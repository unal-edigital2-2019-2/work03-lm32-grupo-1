==> flow/design.v <==
`timescale 1ns / 1ps
module cam_read #(
		parameter AW = 15  
		)(
		input pclk,
		input rst,
		input vsync,
		input href,
		input [7:0] px_data,
		input init,
		output reg done,
		output reg error,
		output reg [AW-1:0] mem_px_addr,
		output reg [7:0]  mem_px_data,
		output reg px_wr
   );
reg countData;
reg [1:0]start;
reg init_old;
reg vsync_old;
reg [14:0]count;
initial begin
	countData <= 0;
	mem_px_addr <= 15'h7fff;
	start <= 0;
	done <= 0;
	error <= 0;
	count <= 0;
end
always @(posedge pclk)begin
	if (!rst)begin
		if(init && !init_old)begin
			start <= 1;
			done <= 0;
		end
		if(start>0 && (!vsync && vsync_old))begin
			start <=2;
		end
		if(start == 2 && (vsync && !vsync_old))begin
			mem_px_addr <= 15'h7fff;
			px_wr <= 0;
			start <= 0;
			if(count >= 19200)begin
				done <= 1;
				error <= 0;
			end else begin
				error <= 1;
				done <= 0;
			end
		end
			if(start==2)begin
				if(href)begin
					if(countData == 0)begin
						mem_px_data[7:2] <= {px_data[7:5],px_data[2:0]} ;
						countData <= 1;
						px_wr <= 0;
					end
					if(countData == 1)begin
						mem_px_data[1:0] <= {px_data[4:3]} ;
						mem_px_addr <= mem_px_addr + 1;
						px_wr <= #1 1;
						countData <= 0;
						count <= count+1;
					end
				end else begin
					px_wr <= 0;
				end
			end 
	end
	init_old = init;
	vsync_old = vsync;
end
endmodule
* Step by step through the tools: cam_read *
Tool output for the design above, in the order of the flow.
Lines are those of the file above, counted from 1.
Cell names lack the library's common part.
Not given: --

inputs
  design top = cam_read
  clock = pclk
  library = sky130hd
  timing corner = tt_025C_1v80

* Elaborated design *
Counts by Yosys on the flattened word-level netlist (proc, flatten, opt, wreduce; memories kept). Register bits leave out memories and registers merged into their read ports (data or address). Print and check cells are left out. Cells with the same type and inputs are merged into one.

word-level totals
  register bits after elaboration = 46
  bits of input ports = 13
  output and inout bits = 26
  elaborated cells = 52

operators by class
  add/sub/neg operators = 2
  order comparisons = 2
  equal/unequal tests = 1
  multiplexer cells = 14
  bitwise logic cells = 2
  reductions and logical operators = 19

operators by type and width
  kind                                                        number
  two-way mux 15 bit                                          4
  adder 15 x 1 -> 15 bit (second input constant)              2
  greater-or-equal comparator 15 bit (second input constant)  1
  AND reduction 2 bit                                         4
  AND reduction 4 bit                                         2
  two-way mux 1 bit                                           8
  logical AND 1 bit                                           5
  nonzero test 2 bit                                          2
  two-way mux 2 bit                                           2
  logical NOT 1 bit                                           3
  AND reduction 3 bit                                         1
  nonzero test 3 bit                                          1
  NOT 1 bit                                                   2
  > comparator 2 x 1 -> 1 bit (second input constant)         1
  equality test 2 bit (second input constant)                 1
  OR reduction 2 bit                                          1

* Logic depth *
Yosys ltp: most cells in a row. Word level: on the elaborated netlist, between registers, memories and ports. Mapped: between sequential cells and ports; inverters and the memories' decode and read muxes count.

depth
  depth after elaboration = 7
  ABC_AREA = 0
  gate-level depth with buffers = 5
  gate-level depth less buffers = 5

* After synthesis *
Yosys stat after the flow's synthesis: flattened, memories mapped to cells. It holds for the ABC_AREA given above (unset counts as 0); a run with the other value may have another netlist.
Totals and module areas in this step are rounded.

cells by type
  cell      number
  edfxtp_1  44
  xnor2_1   10
  a21oi_1   11
  nand3_1   11
  nor2_1    13
  and3_1    7
  nor4_4    2
  dfxtp_1   2
  ha_1      3
  inv_1     9
  nand2_1   9
  mux2i_1   3
  and4_1    3
  xor2_1    3
  nand4b_4  1
  a211oi_1  3
  a31oi_1   3
  a311oi_1  2

Not listed: further types 14, cells in them 20.

synthesis totals
  cell count = 159
  cell area after synthesis = 2110 µm²
  flip-flops = 46
  buffers = 2

* Timing after synthesis *
OpenSTA on the mapped netlist: ideal clock, no wires. The path of least setup slack (recovery checks aside). Input and output delay are each 20% of the period. Register names are those of the netlist, which keeps one name where synthesis merged equal registers.

timing after synthesis
  kind = input to register
  start point = in rst
  end point = reg count[0]
  period = 2.33 ns
  external input delay = 0.466 ns
  arrival = 1.349 ns
  data required time = 1.955 ns
  setup slack = 0.606 ns
  delay of the path = 1.258 ns
  stages on the path = 2
  path buffers = 0
  period reached after synthesis = 1.724 ns

"delay of the path" is the arrival time less input delay plus setup time.
"stages on the path" counts driving pins, that of a launching flip-flop among them; a cell with two outputs on the path counts twice.
"period reached after synthesis" is the clock period less the worst setup slack; recovery checks do not enter. This is arithmetic on one report: input and output delays are still those of the set period (20% each).
Between the ends stands the longest chain of elaborated cells between them, by number of cells; it is not shown to be the way that was timed. Of several equally long chains one is given.
Each line given opens the expression or statement behind the cell; cells for indexed reads and writes are added by Yosys, which also makes memories of some case tables.

on the way, after synthesis
  cells stage by stage = nor3b_1 and3_1
  cells in the longest elaborated chain = 2
  elaborated cells on any way between the ends = 2
  source lines of those cells = 0
  classes of those cells = logic: 1; reduce/logical: 1

ends and longest elaborated chain, after synthesis
  element              RTL line  text
  start, declared      6         input rst,
  NOT 1 bit            --
  AND reduction 4 bit  --
  end, assigned        63        count <= count+1;
  end, declared        21        reg [14:0]count;

* Timing after layout *
From the final timing report of flow run 2: the path of least setup slack in the routed layout; clock arrival at registers is part of the times.

timing after layout
  kind = register to register
  start point = reg start[0]
  end point = reg mem_px_addr[12]
  period = 1.92 ns
  arrival = 1.78 ns
  data required time = 2.06 ns
  setup slack = 0.28 ns
  stages on the path = 5
  path buffers = 0

Between the ends stands the longest chain of elaborated cells between them, by number of cells; it is not shown to be the way that was timed. Of several equally long chains one is given.
A register here has more assigning lines than the two given.

on the way, after layout
  cells stage by stage = edfxtp_1 or4bb_4 nor2_4 a311oi_2 a41oi_2
  cells in the longest elaborated chain = 6
  elaborated cells on any way between the ends = 6
  classes of those cells = eq/ne: 1; mux: 4; reduce/logical: 1

ends and longest elaborated chain, after layout
  element              RTL line  text
  start, declared      18        reg [1:0]start;
  start, assigned      33        start <= 1;
  start, assigned      37        start <=2;
  equality test 2 bit  39        if(start == 2 && (vsync && !vsync_old))begin
  logical AND 1 bit    39
  two-way mux 15 bit   39
  two-way mux 15 bit   58        if(countData == 1)begin
  two-way mux 15 bit   52        if(href)begin
  two-way mux 15 bit   51        if(start==2)begin
  end, assigned        40        mem_px_addr <= 15'h7fff;
  end, assigned        60        mem_px_addr <= mem_px_addr + 1;
  end, declared        13        output reg [AW-1:0] mem_px_addr,

==> results <==
Measured data: module cam_read, platform sky130hd, 2 stored runs of the flow under differing settings, order arbitrary. Input and output delays are each 20% of the period that was set; the output load is 0.01 pF.
Results are given in rounded form.
Among the settings, -- means not set for that run.
Results: -- = not shown.

setting or result                          flow run 1  flow run 2
period_ns                                  1.74        1.92
CORE_UTILIZATION                           53          40
PLACE_DENSITY_LB_ADDON                     0.06        --
HOLD_SLACK_MARGIN                          0.12        --
CELL_PAD_IN_SITES_GLOBAL_PLACEMENT         2           --
CELL_PAD_IN_SITES_DETAIL_PLACEMENT         1           --
GPL_ROUTABILITY_DRIVEN                     0           --
CTS_CLUSTER_DIAMETER                       137         --
SLEW_MARGIN                                35          20
CAP_MARGIN                                 20          20
CORE_MARGIN                                2           2
SETUP_SLACK_MARGIN                         --          0.37
worst hold slack in the final report (ns)  --          0.457
utilization (%)                            --          59.5
setup slack of the worst path (ns)         --          0.276
sum of negative setup slack (ns)           --          0.000
die outline area (µm²)                     --          5870
mapped cell area after synthesis (µm²)     --          2110

Flow run 1: no results, placement failed with FLW-0024
